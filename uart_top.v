==> flow/design.v <==
module uart
  #(parameter
    COUNT = 11'd1302)
   (
    input        xreset,       
    input        clock,        
    output       uart_txd,     
    input        uart_rxd,     
    input        send_en,      
    input  [7:0] send_data,    
    output       send_ready,   
    output reg   recv_en,      
    output [7:0] recv_data);   
   localparam ST_WAIT  = 4'd0;   
   localparam ST_START = 4'd1;   
   localparam ST_BIT0  = 4'd2;   
   localparam ST_BIT1  = 4'd3;   
   localparam ST_BIT2  = 4'd4;   
   localparam ST_BIT3  = 4'd5;   
   localparam ST_BIT4  = 4'd6;   
   localparam ST_BIT5  = 4'd7;   
   localparam ST_BIT6  = 4'd8;   
   localparam ST_BIT7  = 4'd9;   
   localparam ST_STOP  = 4'd10;  
   localparam ST_SYNC  = 4'd11;  
   reg [10:0]    tx_count;   
   reg [10:0]    rx_count;   
   reg [3:0]     tx_st;      
   reg [3:0]     rx_st;      
   reg           tx_bit;     
   reg           rx_bit;     
   reg [7:0]     tx_buf;     
   reg [7:0]     rx_buf;     
   wire tx_timing;  
   wire rx_timing;  
   assign uart_txd   = tx_bit;
   assign send_ready = tx_st == ST_WAIT;
   assign recv_data  = rx_buf;
   assign tx_timing = tx_count == 11'd0;
   assign rx_timing = rx_count == 11'd0;
   always @(posedge clock or negedge xreset)
     begin
        if (!xreset)
          begin
             tx_count <= COUNT;
             rx_count <= COUNT;
             tx_st    <= ST_WAIT;
             rx_st    <= ST_WAIT;
             tx_bit   <= 1'b1;  
             rx_bit   <= 1'b0;
             tx_buf   <= 8'd0;
             rx_buf   <= 8'hff;
          end
        else
          begin
             tx_count <= (tx_count != 0) ? (tx_count - 1'd1) : COUNT;
             if (tx_st == ST_WAIT)
               begin
                  if (send_en)
                    begin
                       tx_buf <= send_data;
                       tx_st <= ST_START;
                    end
               end
             else if (tx_timing)
               begin
                  if (tx_st == ST_START)
                    begin
                       tx_bit <= 1'b0;  
                       tx_st <= ST_BIT0;
                    end
                  else if (tx_st >= ST_BIT0 && tx_st <= ST_BIT7)
                    begin
                       tx_bit <= tx_buf[0];
                       tx_buf <= tx_buf >> 1;
                       tx_st <= tx_st + 4'd1;
                    end
                  else if (tx_st == ST_STOP)
                    begin
                       tx_bit <= 1'b1;  
                       tx_st <= ST_SYNC;
                    end
                  else if (tx_st == ST_SYNC)
                    begin
                       tx_st <= ST_WAIT;
                    end
               end
             rx_bit <= uart_rxd;
             if (rx_st == ST_WAIT)
               begin
                  recv_en <= 1'b0;
                  if (!rx_bit)
                    begin
                       rx_count <= COUNT / 2'd2;
                       rx_st <= ST_START;
                    end
               end
             else if (rx_timing)
               begin
                  if (rx_st == ST_START)
                    begin
                       if (!rx_bit)
                         begin
                            rx_st <= ST_BIT0;
                            rx_count <= COUNT;
                         end
                       else
                         begin
                            rx_st <= ST_WAIT;
                         end
                    end
                  else if (rx_st >= ST_BIT0 && rx_st <= ST_BIT7)
                    begin
                       rx_buf <= {rx_bit, rx_buf[7:1]};
                       rx_count <= COUNT;
                       rx_st <= rx_st + 4'd1;
                    end
                  else if (rx_st == ST_STOP)
                    begin
                       if (rx_bit)
                         begin
                            rx_count <= COUNT / 2'd2 - COUNT / 4'd8;
                            rx_st <= ST_SYNC;
                         end
                       else
                         begin
                            rx_st <= ST_WAIT;
                         end
                    end
                  else if (rx_st == ST_SYNC)
                    begin
                       if (rx_bit)
                         recv_en <= 1'b1;
                       rx_st <= ST_WAIT;
                    end
               end
             else
               begin
                  rx_count <= rx_count - 1'd1;
               end
          end
     end
endmodule
module uart_top
  (
   input        xreset,
   input        clock,
   output       uart_txd,
   input        uart_rxd,
   output [6:0] hex_led0,
   output [6:0] hex_led1,
   output [6:0] hex_led2,
   output [6:0] hex_led3);
   reg  [7:0] disp_digit;  
   wire       send_en, recv_en, send_ready;
   wire [7:0] send_data, recv_data;
   assign send_en   = send_ready && recv_en;
   assign send_data = recv_data;
   uart uart( 
             .xreset(xreset),
             .clock(clock),
             .uart_txd(uart_txd),
             .uart_rxd(uart_rxd),
             .send_en(send_en),
             .send_data(send_data),
             .send_ready(send_ready),
             .recv_en(recv_en),
             .recv_data(recv_data));
   always @(posedge clock or negedge xreset)
     begin
        if (!xreset)
          begin
             disp_digit <= 8'h00;
          end
        else
          begin
             if (recv_en)
               begin
                  disp_digit <= recv_data;
               end
          end
     end
   assign hex_led3 = hex_dec(uart_txd);
   assign hex_led2 = hex_dec(uart_rxd);
   assign hex_led1 = hex_dec(disp_digit[7:4]);
   assign hex_led0 = hex_dec(disp_digit[3:0]);
   function [6:0] hex_dec;
      input [3:0] val;
      case(val)
        4'h0: hex_dec = 7'b1000000;
        4'h1: hex_dec = 7'b1111001;
        4'h2: hex_dec = 7'b0100100;
        4'h3: hex_dec = 7'b0110000;
        4'h4: hex_dec = 7'b0011001;
        4'h5: hex_dec = 7'b0010010;
        4'h6: hex_dec = 7'b0000010;
        4'h7: hex_dec = 7'b1011000;
        4'h8: hex_dec = 7'b0000000;
        4'h9: hex_dec = 7'b0010000;
        4'hA: hex_dec = 7'b0001000;
        4'hB: hex_dec = 7'b0000011;
        4'hC: hex_dec = 7'b0100111;
        4'hD: hex_dec = 7'b0100001;
        4'hE: hex_dec = 7'b0000110;
        4'hF: hex_dec = 7'b0001110;
        default: hex_dec = 7'b0100011;
      endcase
   endfunction
endmodule
From RTL to reports: uart_top --
The steps from the RTL of uart_top to its reports follow in flow order. Line numbers count from 1 in the design file above. Operators carry their Yosys type and port widths (W data, S select, Z words). Cell names lack the library's common part. A cell with n/a has no value.
Inputs: design top uart_top, clock port clock, library sky130hd, timing corner tt_025C_1v80

After elaboration --
Source: Yosys, flattened and elaborated, memories not mapped. Widths are those after wreduce. Registers that Yosys merges into a memory's read port (data or address) are not register bits. Print and check cells do not count. Equal cells are merged and count once. Yosys's memory passes give these memory sizes; they may raise the number of words (mostly to a power of two), join words into wider ones and drop unused or constant bits.
Operators by class: $add $sub $neg 4, magnitude comparators 4, equal/unequal tests 15, mux-type cells 41, bitwise operators 5, reductions and logical operators 23
Operators with widths (number):
- $mux W11 | 9
- $mux W4 | 15
- $mux W8 | 5
- $pmux W7 S2 | 2
- $sub A11 B1 Y11 const B | 2
- $logic_not A11 Y1 | 2
- $eq A4 B4 Y1 const B | 4
- $reduce_and A4 Y1 | 3
- $reduce_bool A11 Y1 | 1
- $reduce_bool A2 Y1 | 5
- $reduce_bool A5 Y1 | 2
- $reduce_and A3 Y1 | 3
- $mux W1 | 9
- $ne A2 B1 Y1 const B | 4
- $add A4 B1 Y4 const B | 2
- $eq A4 B1 Y1 const B | 2
- $ge A4 B2 Y1 const B | 2
- $le A4 B4 Y1 const B | 2
- $logic_not A4 Y1 | 2
- $reduce_and A7 Y1 | 1
- $not A1 Y1 | 5
- $ne A5 B4 Y1 const B | 1
- $ne A5 B5 Y1 const B | 1
- $ne A2 B2 Y1 const B | 2
- $logic_and A1 B1 Y1 | 3
- $ne A3 B3 Y1 const B | 1
- $reduce_bool A3 Y1 | 1
- $mux W2 | 1
Word-level totals: register bits 57, ROM bits 224, memory cells 2, input bits 3, elaborated cells 104
Memory list:
- (name not given) | words 16, bits a word 7, rd ports 1, wr ports 0, RTL line 189 | case(val)
- (name not given) | words 16, bits a word 7, rd ports 1, wr ports 0, RTL line 189

Depth --
Yosys ltp: most cells in a row. Word level: on the elaborated netlist, between registers, memories and ports. Mapped: between sequential cells and ports; inverters and the memories' decode and read muxes count.
Depth: depth after elaboration 7, ABC_AREA 0, gate-level depth with buffers 9, gate-level depth less buffers 7

Netlist --
The flow's flattened synthesis, as Yosys stat reports it; memories are mapped. The netlist is that of the ABC_AREA named above (0 if unset); the other value can give another one. The area totals of this step are shown rounded.
Cells by type (number):
- dfrtp_1 | 37
- dfstp_2 | 19
- ha_1 | 23
- o21ai_0 | 31
- mux2i_1 | 15
- nand2_1 | 40
- mux2_2 | 12
- buf_4 | 14
- a21oi_1 | 20
- nor2_1 | 26
- mux4_2 | 4
- inv_1 | 21
- nor3_1 | 12
- clkbuf_1 | 14
- nand3_1 | 10
- or3_1 | 8
- a31oi_1 | 7
- xor2_1 | 4
Other cell types: 41; their cells: 81.
Synthesis totals: cell count 398, cell area after synthesis 3730 um2, flip-flops 57, buffers 31
By module: a second synthesis without flattening, with its own total; a netlist apart from the flattened one above.
Second synthesis, totals: cells (unflattened synthesis) 395, area (unflattened synthesis) 3740 um2
Rows give one instance, submodules left out.
Modules:
- uart | instances 1, cells 302, area 2900 um2
- uart_top | instances 1, cells 93, area 840 um2

Worst setup path after synthesis --
Source: OpenSTA report_checks on the synthesized netlist (no wires, ideal clock, input and output delay 20% of the period each), path of least setup slack; recovery checks are left aside. Register names are those of the netlist, which keeps one name where synthesis merged equal registers.
Timing path after synthesis: kind register to register, start point register uart.tx_count[0], end point register uart.tx_st[1], clock period 4290 ps, setup time 76 ps, launch time at the first pin 0 ps, data arrival time 2295 ps, path slack 1919 ps, delay of the path 2371 ps, stages on the path 9, buffers on the path 1, synthesis period reached 2371 ps
"delay of the path" is the arrival time less input delay plus setup time. "stages on the path" counts driving pins, that of a launching flip-flop among them; a cell with two outputs on the path counts twice. "synthesis period reached" is the clock period less the worst setup slack; recovery checks do not enter. This is arithmetic on one report: input and output delays are still those of the set period (20% each). The rows between start and end are the longest chain of elaborated cells between them; the timing report does not say that the signal goes this way. Where chains are equally long, one stands for them. A line is the first line of the expression or statement that the cell stems from. Yosys adds cells for indexed reads and writes and turns some case tables into memories. A register here has more assigning lines than the two given.
Between the ends, after synthesis: cells stage by stage dfrtp_1 > inv_1 > ha_1 > or4b_1 > clkbuf_2 > nor4_4 > nand2_4 > or4_4 > o21ai_2, length of the longest elaborated chain 3, elaborated cells between the ends (all ways) 5, those cells by class mux (2); reduce/logical (3)
RTL lines, path after synthesis:
- start: declaration | RTL line 26 | reg [10:0]    tx_count;
- start: assignment | RTL line 45 | tx_count <= COUNT;
- start: assignment | RTL line 56 | tx_count <= (tx_count != 0) ? (tx_count - 1'd1) : COUNT;
- $logic_not A11 Y1 | RTL line 39 | assign tx_timing = tx_count == 11'd0;
- $mux W4 | RTL line 65 | else if (tx_timing)
- $mux W4 | RTL line 57 | if (tx_st == ST_WAIT)
- end: assignment | RTL line 62 | tx_st <= ST_START;
- end: assignment | RTL line 76 | tx_st <= tx_st + 4'd1;
- end: declaration | RTL line 28 | reg [3:0]     tx_st;

Timing after layout --
Path of least setup slack in the final report of run 1 (OpenROAD, finished layout, wires in). Where an end is a register, its clock arrival counts in the times. The report prints the path's times to 10 ps; the period is as set.
Timing path post-layout: kind register to output, start point register disp_digit[4], end point output hex_led1[3], clock period 4010 ps, output delay 800 ps, launch time at the first pin 340 ps, data arrival time 2220 ps, path slack 990 ps, stages on the path 6, buffers on the path 1
The rows between start and end are the longest chain of elaborated cells between them; the timing report does not say that the signal goes this way. Where chains are equally long, one stands for them. The chain passes a memory read, where the word-level depth is cut; so it can be longer than that depth.
Between the ends, post-layout: cells stage by stage dfrtp_2 > inv_1 > ha_1 > inv_1 > mux4_2 > clkdlybuf4s50_1, length of the longest elaborated chain 1, elaborated cells between the ends (all ways) 1, those cells by class memory (1)
RTL lines, path post-layout:
- start: declaration | RTL line 154 | reg  [7:0] disp_digit;
- start: assignment | RTL line 173 | disp_digit <= 8'h00;
- start: assignment | RTL line 179 | disp_digit <= recv_data;
- $mem_v2 Z16 W7 | RTL line 189 | case(val)
- end: declaration | RTL line 151 | output [6:0] hex_led1,

==> results <==
Design uart_top on sky130hd. What follows are 2 stored runs of the flow, each under its own settings; their order means nothing. The constraints put input and output delay at 20% of the set period each and load the outputs with 0.01 pF.
"period reached" = clock period - worst setup slack. The figure is calculated, with input and output delays left at 20% of the set period.
By "critical path time" is meant the share of the clock period that the worst setup path is allowed (20% is reserved at inputs, 20% at outputs), minus its slack. Clock arrival times at its registers enter into it.
"total power of the final layout" is the tool's figure for a default switching activity; nothing was simulated.
"critical path time" is given in steps of 10 ps.
Results are given in rounded form.

* Run 1 | settings: period_ns 4.01; CORE_UTILIZATION 37; SETUP_SLACK_MARGIN 0.94; PLACE_DENSITY_LB_ADDON 0.25; CELL_PAD_IN_SITES_GLOBAL_PLACEMENT 2; CELL_PAD_IN_SITES_DETAIL_PLACEMENT 2; ABC_AREA 0; GPL_TIMING_DRIVEN 1; CTS_CLUSTER_SIZE 93; CTS_CLUSTER_DIAMETER 190; CAP_MARGIN 20; SLEW_MARGIN 40; CORE_MARGIN 2 | results: total power of the final layout 1.78 mW; worst setup slack after layout 986 ps; standard-cell area after layout 4260 um2; post-synthesis cell area 3730 um2; utilization after routing 43.5%; critical path time 2220 ps; critical path kind register to output; final setup TNS 0 ps; overall die area 10900 um2; period reached 3024 ps
* Run 2 | settings: period_ns 3.92; CORE_UTILIZATION 23; SETUP_SLACK_MARGIN 0.53; PLACE_DENSITY_LB_ADDON 0.26; CELL_PAD_IN_SITES_GLOBAL_PLACEMENT 1; CAP_MARGIN 25; SLEW_MARGIN 10; MIN_ROUTING_LAYER met2; CORE_MARGIN 2 | results: standard-cell area after layout 4380 um2; final setup TNS 0 ps; utilization after routing 27.6%; worst setup slack after layout 954 ps; overall die area 17200 um2; period reached 2966 ps; total power of the final layout 1.93 mW; critical path time 2180 ps; critical path kind register to output; post-synthesis cell area 3730 um2
